==> flow/design.v <==
`default_nettype none
module fifo
#(
	parameter FIFO_REG_WIDTH = 8,
	parameter FIFO_DEPTH = 4
)
(
	input wire i_clock,
	input wire i_nreset,
	input  wire                          i_read_ready,
	output wire                          o_read_valid,
	output wire [FIFO_REG_WIDTH - 1 : 0] o_read_data,
	output wire                          o_write_ready,
	input wire                           i_write_valid,
	input wire  [FIFO_REG_WIDTH - 1 : 0] i_write_data
);
	wire ready_route [FIFO_DEPTH : 0];
	wire valid_route [FIFO_DEPTH : 0];
	wire [FIFO_REG_WIDTH - 1 : 0] data_route [FIFO_DEPTH : 0];
	genvar fifo_reg_n;
	generate
		for (fifo_reg_n = 0; fifo_reg_n < FIFO_DEPTH; fifo_reg_n = fifo_reg_n + 1) begin
			fifo_reg #(.FIFO_REG_WIDTH(FIFO_REG_WIDTH)) inner_reg (
				.i_clock(i_clock),
				.i_nreset(i_nreset),
				.i_read_ready(ready_route[fifo_reg_n]),
				.o_read_valid(valid_route[fifo_reg_n]),
				.o_read_data(data_route[fifo_reg_n]),
				.o_write_ready(ready_route[fifo_reg_n + 1]),
				.i_write_valid(valid_route[fifo_reg_n + 1]),
				.i_write_data(data_route[fifo_reg_n + 1])
			);
		end
	endgenerate
	assign ready_route[0]          = i_read_ready;
	assign o_read_valid            = valid_route[0];
	assign o_read_data             = data_route[0];
	assign o_write_ready           = ready_route[FIFO_DEPTH];
	assign valid_route[FIFO_DEPTH] = i_write_valid;
	assign data_route[FIFO_DEPTH]  = i_write_data;
endmodule
`default_nettype none
module fifo_reg
#(
	parameter FIFO_REG_WIDTH = 3,
    parameter CLEAR_ON_EMPTY = 1
)
(
	input wire i_clock,
	input wire i_nreset,
	input  wire                          i_read_ready,
	output wire                          o_read_valid,
	output wire [FIFO_REG_WIDTH - 1 : 0] o_read_data,
	output wire                          o_write_ready,
	input wire                           i_write_valid,
	input wire  [FIFO_REG_WIDTH - 1 : 0] i_write_data
);
	reg                          valid;
    reg [FIFO_REG_WIDTH - 1 : 0] data;
    always @(posedge i_clock or negedge i_nreset)
    begin
        if (!i_nreset)
        begin
            valid <= 0;
            data <= {FIFO_REG_WIDTH{1'b0}};
        end
        else
        begin
            if (i_write_valid && ~valid)
            begin
                data <= i_write_data;
                valid <= 1;   
            end
            else if (i_read_ready && valid)
            begin
                valid <= 0;
                if (CLEAR_ON_EMPTY)
                    data <= {FIFO_REG_WIDTH{1'b0}};
            end
        end
    end
    assign o_read_valid  = valid;
    assign o_read_data   = data;
    assign o_write_ready = ~valid;
endmodule
## Step by step through the tools: fifo

What the tools print for fifo, step after step.
Lines are those of the file above, counted from 1.
Operators carry their Yosys type and port widths (W data, S select, Z words).
Library cell names are shortened.
A cell with - has no value.

- Top module: fifo
- Clock port: i_clock
- Standard-cell library: sky130hd
- Corner: tt_025C_1v80

## Word level

Counts by Yosys on the flattened word-level netlist (proc, flatten, opt, wreduce). Print and check cells are left out. Cells with the same type and inputs are merged into one.

- Bits of input ports: 12
- Output and inout port bits: 10
- Register bits after elaboration: 36

- Bitwise logic cells: 4
- Multiplexer cells: 16
- Reductions and logical operators: 9

Operators by type and width:

| kind | number |
|---|---|
| $mux W8 | 8 |
| $reduce_bool A2 Y1 | 4 |
| $mux W1 | 8 |
| $logic_and A1 B1 Y1 | 5 |
| $not A1 Y1 | 4 |

## Logic depth

Depth = most cells in a row (Yosys ltp): at word level without a register or memory, in the mapped netlist without a sequential cell, where the memories' decode and read muxes count.

- Depth in word-level cells: 4
- ABC_AREA: 0
- Mapped depth: 4

## Synthesis result

Source: synth_stat.txt of the flow (Yosys; design flattened, memories mapped). It holds for the ABC_AREA given above (unset counts as 0); a run with the other value may have another netlist.

Cell types:

| cell type | number |
|---|---|
| dfrtp_1 | 36 |
| mux2i_1 | 32 |
| o2bb2ai_1 | 32 |
| buf_6 | 5 |
| and2_1 | 3 |
| buf_2 | 3 |
| buf_4 | 2 |
| buf_8 | 1 |
| mux2_2 | 1 |
| a21o_1 | 1 |
| o21bai_1 | 1 |
| nor2b_1 | 1 |
| a21oi_1 | 1 |
| clkbuf_1 | 1 |
| inv_1 | 1 |
| nor2_1 | 1 |

- Mapped area: 1670.4 sq um
- Mapped cells: 122
- Mapped flip-flops: 36

By module: a second synthesis without flattening, with its own total; a netlist apart from the flattened one above.

- Cells (unflattened synthesis): 124
- Area (unflattened synthesis): 1746.7 sq um

Rows give one instance, submodules left out.

By module:

| module | area (sq um) | times used | cells |
|---|---|---|---|
| fifo_reg (FIFO_REG_WIDTH=8) | 436.7 | 4 | 31 |
| fifo | 0.0 | 1 | 0 |

## Worst setup path after synthesis

Path of least setup slack by OpenSTA after synthesis, without wires, with an ideal clock, recovery checks aside; 20% of the period is set as input and as output delay. Where synthesis merged equal registers, the netlist keeps one of their names.

- Kind: register -> output
- Start: register genblk1[3].inner_reg.valid
- End: output port o_write_ready
- Path delay: 0.732 ns
- Data required time: 1.280 ns
- External output delay: 0.320 ns
- Arrival: 0.732 ns
- Period: 1.6 ns
- Slack: 0.548 ns
- Driving pins on the path: 4
- Synthesis period reached: 1.052 ns

"path delay" = arrival - input delay + setup time.
A path that ends at an output port has no setup time.
"driving pins on the path": output pins that drive a net of the path, with the launching flip-flop's if there is one; two outputs of one cell count as two.
"synthesis period reached" is the clock period less the worst setup slack; recovery checks do not enter. This is arithmetic on one report: input and output delays are still those of the set period (20% each).
The rows between start and end are the longest chain of elaborated cells between them; the timing report does not say that the signal goes this way. Where chains are equally long, one stands for them.
Each line given opens the expression or statement behind the cell; cells for indexed reads and writes are added by Yosys, which also makes memories of some case tables.
A register here has more assigning lines than the two given.

- Cell sequence: dfrtp_1 buf_6 buf_6 inv_1
- Length of the longest elaborated chain: 1

Ends and longest elaborated chain, after synthesis:

| what | line | source |
|---|---|---|
| from (decl) | 58 | `reg valid;` |
| from (assign) | 64 | `valid <= 0;` |
| from (assign) | 72 | `valid <= 1;` |
| $not A1 Y1 | 84 | `assign o_write_ready = ~valid;` |
| to (decl) | 13 | `output wire o_write_ready,` |

## Path in the finished layout

Path of least setup slack in the final report of flow run 1 (OpenROAD, finished layout, wires in). Where an end is a register, its clock arrival counts in the times.

- Kind: register -> register
- Start: register genblk1[3].inner_reg.valid
- End: register genblk1[2].inner_reg.data[6]
- Slack: -0.29 ns
- Data required time: 0.94 ns
- Driving pins on the path: 5
- Setup time: 0.11 ns
- Period: 0.764 ns
- Arrival: 1.23 ns

The rows between start and end are the longest chain of elaborated cells between them; the timing report does not say that the signal goes this way. Where chains are equally long, one stands for them.
A register here has more assigning lines than the two given.

- Cell sequence: dfrtp_1 buf_6 buf_8 mux2i_2 o2bb2ai_1
- Length of the longest elaborated chain: 2

Ends and longest elaborated chain, after layout:

| what | line | source |
|---|---|---|
| from (decl) | 58 | `reg valid;` |
| from (assign) | 64 | `valid <= 0;` |
| from (assign) | 72 | `valid <= 1;` |
| $logic_and A1 B1 Y1 | 69 | `if (i_write_valid && ~valid)` |
| $mux W8 | 69 |  |
| to (assign) | 65 | `data <= {FIFO_REG_WIDTH{1'b0}};` |
| to (assign) | 71 | `data <= i_write_data;` |
| to (decl) | 59 | `reg [FIFO_REG_WIDTH - 1 : 0] data;` |

# Flow runs of fifo

Record of 2 stored runs of the RTL-to-layout flow on fifo, platform sky130hd. The runs are unordered. Constraints: input delay and output delay 20% of the set period each, output load 0.01 pF.
"clock period achieved" = clock period - worst setup slack. The figure is calculated, with input and output delays left at 20% of the set period.
"time of the worst setup path" means the part of the period allowed to the worst setup path (the constraints hold back 20% at inputs and 20% at outputs) less its slack; where the path has registers, the arrival times of their clocks count too.

### Flow run 1

==> flow/run.sh <==
#!/bin/bash
# the make line also repeats the synthesis and layout settings of config.mk as NAME=value (left out here)
make -C /OpenROAD-flow-scripts/flow DESIGN_CONFIG=/design/flow/config.mk WORK_HOME=/design/flow/orfs CLKGATE_MAP_FILE= finish
==> flow/config.mk <==
export PLATFORM = sky130hd
export DESIGN_NAME = fifo
export DESIGN_NICKNAME = fifo
export VERILOG_FILES = /design/flow/design.v
export SDC_FILE = /design/flow/constraint.sdc
export NUM_CORES = 4
export LEC_CHECK = 0
export CAP_MARGIN = 20
export CELL_PAD_IN_SITES_GLOBAL_PLACEMENT = 0
export CORE_MARGIN = 8
export CORE_UTILIZATION = 42
export CTS_CLUSTER_DIAMETER = 110
export CTS_CLUSTER_SIZE = 61
export MIN_ROUTING_LAYER = met2
export SETUP_SLACK_MARGIN = 0.08
export SLEW_MARGIN = 20
export TNS_END_PERCENT = 20
==> flow/constraint.sdc <==
create_clock -name core_clock -period 0.764 [get_ports {i_clock}]
set_input_delay 0.1528 -clock core_clock [delete_from_list [all_inputs] [get_ports {i_clock}]]
set_output_delay 0.1528 -clock core_clock [all_outputs]
set_load 0.01 [all_outputs]

Results of flow run 1:
- Clock period achieved: 1.058 ns
- Time of the worst setup path: 1.06 ns
- Type of the worst setup path: register -> register
- Area inside the die boundary: 6251.3 sq um
- Smallest setup slack: -0.294 ns
- Post-route utilization: 59.1 %
- Yosys chip area after synthesis: 1670.4 sq um
- Final setup TNS: -10.070 ns

### Flow run 2

==> flow/run.sh <==
#!/bin/bash
# the make line also repeats the synthesis and layout settings of config.mk as NAME=value (left out here)
make -C /OpenROAD-flow-scripts/flow DESIGN_CONFIG=/design/flow/config.mk WORK_HOME=/design/flow/orfs CLKGATE_MAP_FILE= finish
==> flow/config.mk <==
export PLATFORM = sky130hd
export DESIGN_NAME = fifo
export DESIGN_NICKNAME = fifo
export VERILOG_FILES = /design/flow/design.v
export SDC_FILE = /design/flow/constraint.sdc
export NUM_CORES = 4
export LEC_CHECK = 0
export ABC_AREA = 0
export CAP_MARGIN = 20
export CELL_PAD_IN_SITES_GLOBAL_PLACEMENT = 2
export CORE_MARGIN = 2
export CORE_UTILIZATION = 25
export CTS_CLUSTER_DIAMETER = 238
export CTS_CLUSTER_SIZE = 98
export HOLD_SLACK_MARGIN = 0.25
export MIN_ROUTING_LAYER = met2
export SLEW_MARGIN = 40
export TNS_END_PERCENT = 80
==> flow/constraint.sdc <==
create_clock -name core_clock -period 2.01 [get_ports {i_clock}]
set_input_delay 0.4020 -clock core_clock [delete_from_list [all_inputs] [get_ports {i_clock}]]
set_output_delay 0.4020 -clock core_clock [all_outputs]
set_load 0.01 [all_outputs]

Results of flow run 2:
- Yosys chip area after synthesis: 1670.4 sq um
- Time of the worst setup path: 1.32 ns
- Type of the worst setup path: register -> output
- Final setup TNS: 0.000 ns
- Area inside the die boundary: 7351.4 sq um
- Clock period achieved: 1.723 ns
- Smallest setup slack: 0.287 ns
- Post-route utilization: 31.1 %
